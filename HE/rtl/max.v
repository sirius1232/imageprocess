==> flow/design.v <==
module max (
        input               clk,
        input               rst_n,
        input               src_valid,
        input       [23:0]  src_data,
        input               src_last,
        output              dst_valid,
        output  reg [7:0]   dst_data,
        output  reg [1:0]   dst_index,
        output              dst_last
    );
    reg     [7:0]      tmp[0:1];
    always @(posedge clk or negedge rst_n) begin
        if(!rst_n) begin
            tmp[0] <= 0;
            tmp[1] <= 0;
            dst_data <= 0;
        end
        else begin
            tmp[0] <= src_data[23:16] > src_data[15:8] ? src_data[23:16] : src_data[15:8];
            tmp[1] <= src_data[7:0];
            dst_data <= tmp[0] > tmp [1] ? tmp[0] : tmp [1];
        end
    end
    reg     [1:0]       tmp_index;
    always @(posedge clk or negedge rst_n) begin
        if(!rst_n) begin
            tmp_index <= 0;
            dst_index <= 0;
        end
        else begin
            tmp_index <= src_data[23:16] > src_data[15:8] ? 2'd2 : 2'd1;
            dst_index <= tmp[0] > tmp [1] ? tmp_index : 2'd0;
        end
    end
    reg     [2:1]       src_valid_d, src_last_d;
    always @(posedge clk or negedge rst_n) begin
        if(!rst_n) begin
            src_valid_d <= 3'b0;
            src_last_d <= 3'b0;
        end
        else begin
            src_valid_d <= {src_valid, src_valid_d[2:2]};
            src_last_d <= {src_last, src_last_d[2:2]};
        end
    end
    assign  dst_valid = src_valid_d[1];
    assign  dst_last = src_last_d[1];
endmodule
Tool chain data of max
The steps from the RTL of max to its reports follow in flow order.
Lines are those of the file above, counted from 1.
Operators: Yosys type, input widths -> output width; for muxes data width and select width s.
Library cell names are shortened.
The mark -- stands for no value.
- top module: max
- clock: clk
- library: sky130hd
- timing corner: tt_025C_1v80

Word-level counts
Source: Yosys, flattened and elaborated. Widths are those after wreduce; folded enables and synchronous resets count as part of the registers. Registers that Yosys merges into a memory's read port (data or address) are not register bits. Print and check cells do not count. Equal cells are merged and count once.
- noted output and inout bits: 12
- memories kept at 0
- noted flip-flop bits (word level): 32
- clocked read ports x word width: 0
- latch bits at 0
- noted RAM bits: 0
- noted bits in read-only memories: 0
- word-level cells: 13
- noted divide/modulo/power cells: 0
- noted add/sub/neg operators: 0
- magnitude comparators at 2
- shifts and indexed selects: 0
- reductions and logical operators at 0
- eq/ne operators: 0
- muxes and demuxes: 4
- bitwise operators: 0
- $mul: 0
- operators with widths (cell ; number):
    $gt 8x8->1 ; 2
    $mux 8 ; 2
    $mux 2 ; 2

Longest topological paths
Longest topological path by Yosys (ltp), each cell counted once; first at word level (registers and memories cut), then after technology mapping (sequential cells cut; the memories' decode and read muxes count).
- depth in word-level cells: 2
- ABC_AREA: 1
- depth in mapped cells: 12
- depth with buffers taken out: 12

Synthesis result
The flow's flattened synthesis, as Yosys stat reports it; memories are mapped. The netlist is that of the ABC_AREA named above (0 if unset); the other value can give another one.
- cells by type (cell ; number ; total area (um^2)):
    dfrtp_1 ; 32 ; 800.768
    ha_1 ; 16 ; 200.192
    nand2_1 ; 44 ; 165.158
    inv_1 ; 24 ; 90.086
    nand3_1 ; 16 ; 80.077
    nand4_4 ; 2 ; 42.541
    nand2_4 ; 3 ; 33.782
    nand2_2 ; 4 ; 25.024
    nor2_4 ; 2 ; 22.522
    a21oi_1 ; 4 ; 20.019
    nand2_8 ; 1 ; 20.019
    nor2_2 ; 3 ; 18.768
    a21o_1 ; 2 ; 15.014
    nor2_1 ; 3 ; 11.261
    inv_2 ; 1 ; 3.754
- area of sequential cells: 800.8 um^2
- buffers: 0
- noted mapped area: 1549.0 um^2
- mapped flip-flops at 32
- standard cells after synthesis: 157

Worst setup path after synthesis
Source: OpenSTA report_checks on the synthesized netlist (no wires, ideal clock, input and output delay 20% of the period each), path of least setup slack; recovery checks are left aside. Register names are those of the netlist, which keeps one name where synthesis merged equal registers.
- path kind: input -> register
- start point: input port src_data[15]
- end point: register tmp[0][0]
- library setup time at 117 ps
- external input delay: 430 ps
- stages on the path: 9
- noted path delay: 1013 ps
- setup slack: 707 ps
- path buffers: 0
- required time at 2033 ps
- noted data arrival time: 1326 ps
- noted period: 2150 ps
- synthesis period reached at 1443 ps
"path delay" is the arrival time less input delay plus setup time.
"stages on the path" counts driving pins, that of a launching flip-flop among them; a cell with two outputs on the path counts twice.
"synthesis period reached" is the clock period less the worst setup slack; recovery checks do not enter. This is arithmetic on one report: input and output delays are still those of the set period (20% each).
The rows between start and end are the longest chain of elaborated cells between them; the timing report does not say that the signal goes this way. Where chains are equally long, one stands for them.
Each line given opens the expression or statement behind the cell; cells for indexed reads and writes are added by Yosys, which also makes memories of some case tables.
- path through: inv_1 ha_1 nand2_1 nor2_4 nand2_1 nand2_4 nand2_4 nand2_1 nand2_1
- noted length of the longest elaborated chain: 2
- elaborated cells between the ends (all ways) at 2
- those cells by class: compare: 1; mux: 1
- RTL lines, path after synthesis (what ; RTL line ; RTL):
    from (decl) ; 5 ; input       [23:0]  src_data,
    $gt 8x8->1 ; 20 ; tmp[0] <= src_data[23:16] > src_data[15:8] ? src_data[23:16] : src_data[15:8];
    $mux 8 ; 20 ;
    to (assign) ; 15 ; tmp[0] <= 0;
    to (assign) ; 20 ;
    to (decl) ; 12 ; reg     [7:0]      tmp[0:1];

Timing after layout
From the final timing report of run 1: the path of least setup slack in the routed layout; clock arrival at registers is part of the times.
The report prints the path's times to 10 ps; the period is as set.
- path kind: input -> register
- start point: input port src_data[15]
- end point: register tmp[0][5]
- noted data arrival time: 2090 ps
- external input delay: 480 ps
- path buffers: 1
- setup slack: 520 ps
- stages on the path: 10
- required time at 2610 ps
- noted period: 2400 ps
- library setup time at 60 ps
The rows between start and end are the longest chain of elaborated cells between them; the timing report does not say that the signal goes this way. Where chains are equally long, one stands for them.
- path through: clkdlybuf4s50_1 inv_1 ha_1 nand2_1 nor2_1 nor2_1 nand2_4 nand2_4 nand2_1 nand2_1
- noted length of the longest elaborated chain: 2
- elaborated cells between the ends (all ways) at 2
- those cells by class: compare: 1; mux: 1
- RTL lines, path after layout (what ; RTL line ; RTL):
    from (decl) ; 5 ; input       [23:0]  src_data,
    $gt 8x8->1 ; 20 ; tmp[0] <= src_data[23:16] > src_data[15:8] ? src_data[23:16] : src_data[15:8];
    $mux 8 ; 20 ;
    to (assign) ; 15 ; tmp[0] <= 0;
    to (assign) ; 20 ;
    to (decl) ; 12 ; reg     [7:0]      tmp[0:1];

Data sheet: physical implementation of max

Top module max; platform sky130hd; tools Yosys and OpenROAD; 2 stored runs in no particular order. Input and output delays are each 20% of the period that was set; the output load is 0.01 pF.
"clock period reached": clock period set for the run, less the worst setup slack. It is reckoned from that one timing run; input and output delays stay at 20% of the period that was set.
"total design power": no workload was simulated; the value follows from the tool's default switching activity.

Run 1
Settings were period_ns = 2.4; CORE_UTILIZATION = 37; PLACE_DENSITY = 0.81; CORE_ASPECT_RATIO = 0.68; CORE_MARGIN = 2; TNS_END_PERCENT = 80; ABC_AREA = 1; GPL_ROUTABILITY_DRIVEN = 1; CTS_CLUSTER_DIAMETER = 337; MIN_ROUTING_LAYER = met2; MAX_ROUTING_LAYER = met5; CAP_MARGIN = 20; SLEW_MARGIN = 20
- area inside the die boundary at 4729.8 um^2
- noted the total design power: 1.441 mW
- clock period reached at 1883 ps
- worst setup slack after layout at 517 ps
- synthesized cell area: 1549.0 um^2
- area of the standard cells in the finished layout at 2108.3 um^2
- final design utilization at 52.5%

Run 2
Settings were period_ns = 1.72; CORE_UTILIZATION = 58; SETUP_SLACK_MARGIN = -0.07; PLACE_DENSITY_LB_ADDON = 0.05; HOLD_SLACK_MARGIN = 0.07; CORE_ASPECT_RATIO = 1.15; GPL_TIMING_DRIVEN = 0; MIN_ROUTING_LAYER = met1; MAX_ROUTING_LAYER = met5; CAP_MARGIN = 20; CORE_MARGIN = 2; SLEW_MARGIN = 20
- noted the total design power: 2.407 mW
- clock period reached at 1890 ps
- final design utilization at 95.1%
- area of the standard cells in the finished layout at 2498.7 um^2
- synthesized cell area: 1590.3 um^2
- area inside the die boundary at 3177.7 um^2
- worst setup slack after layout at -170 ps
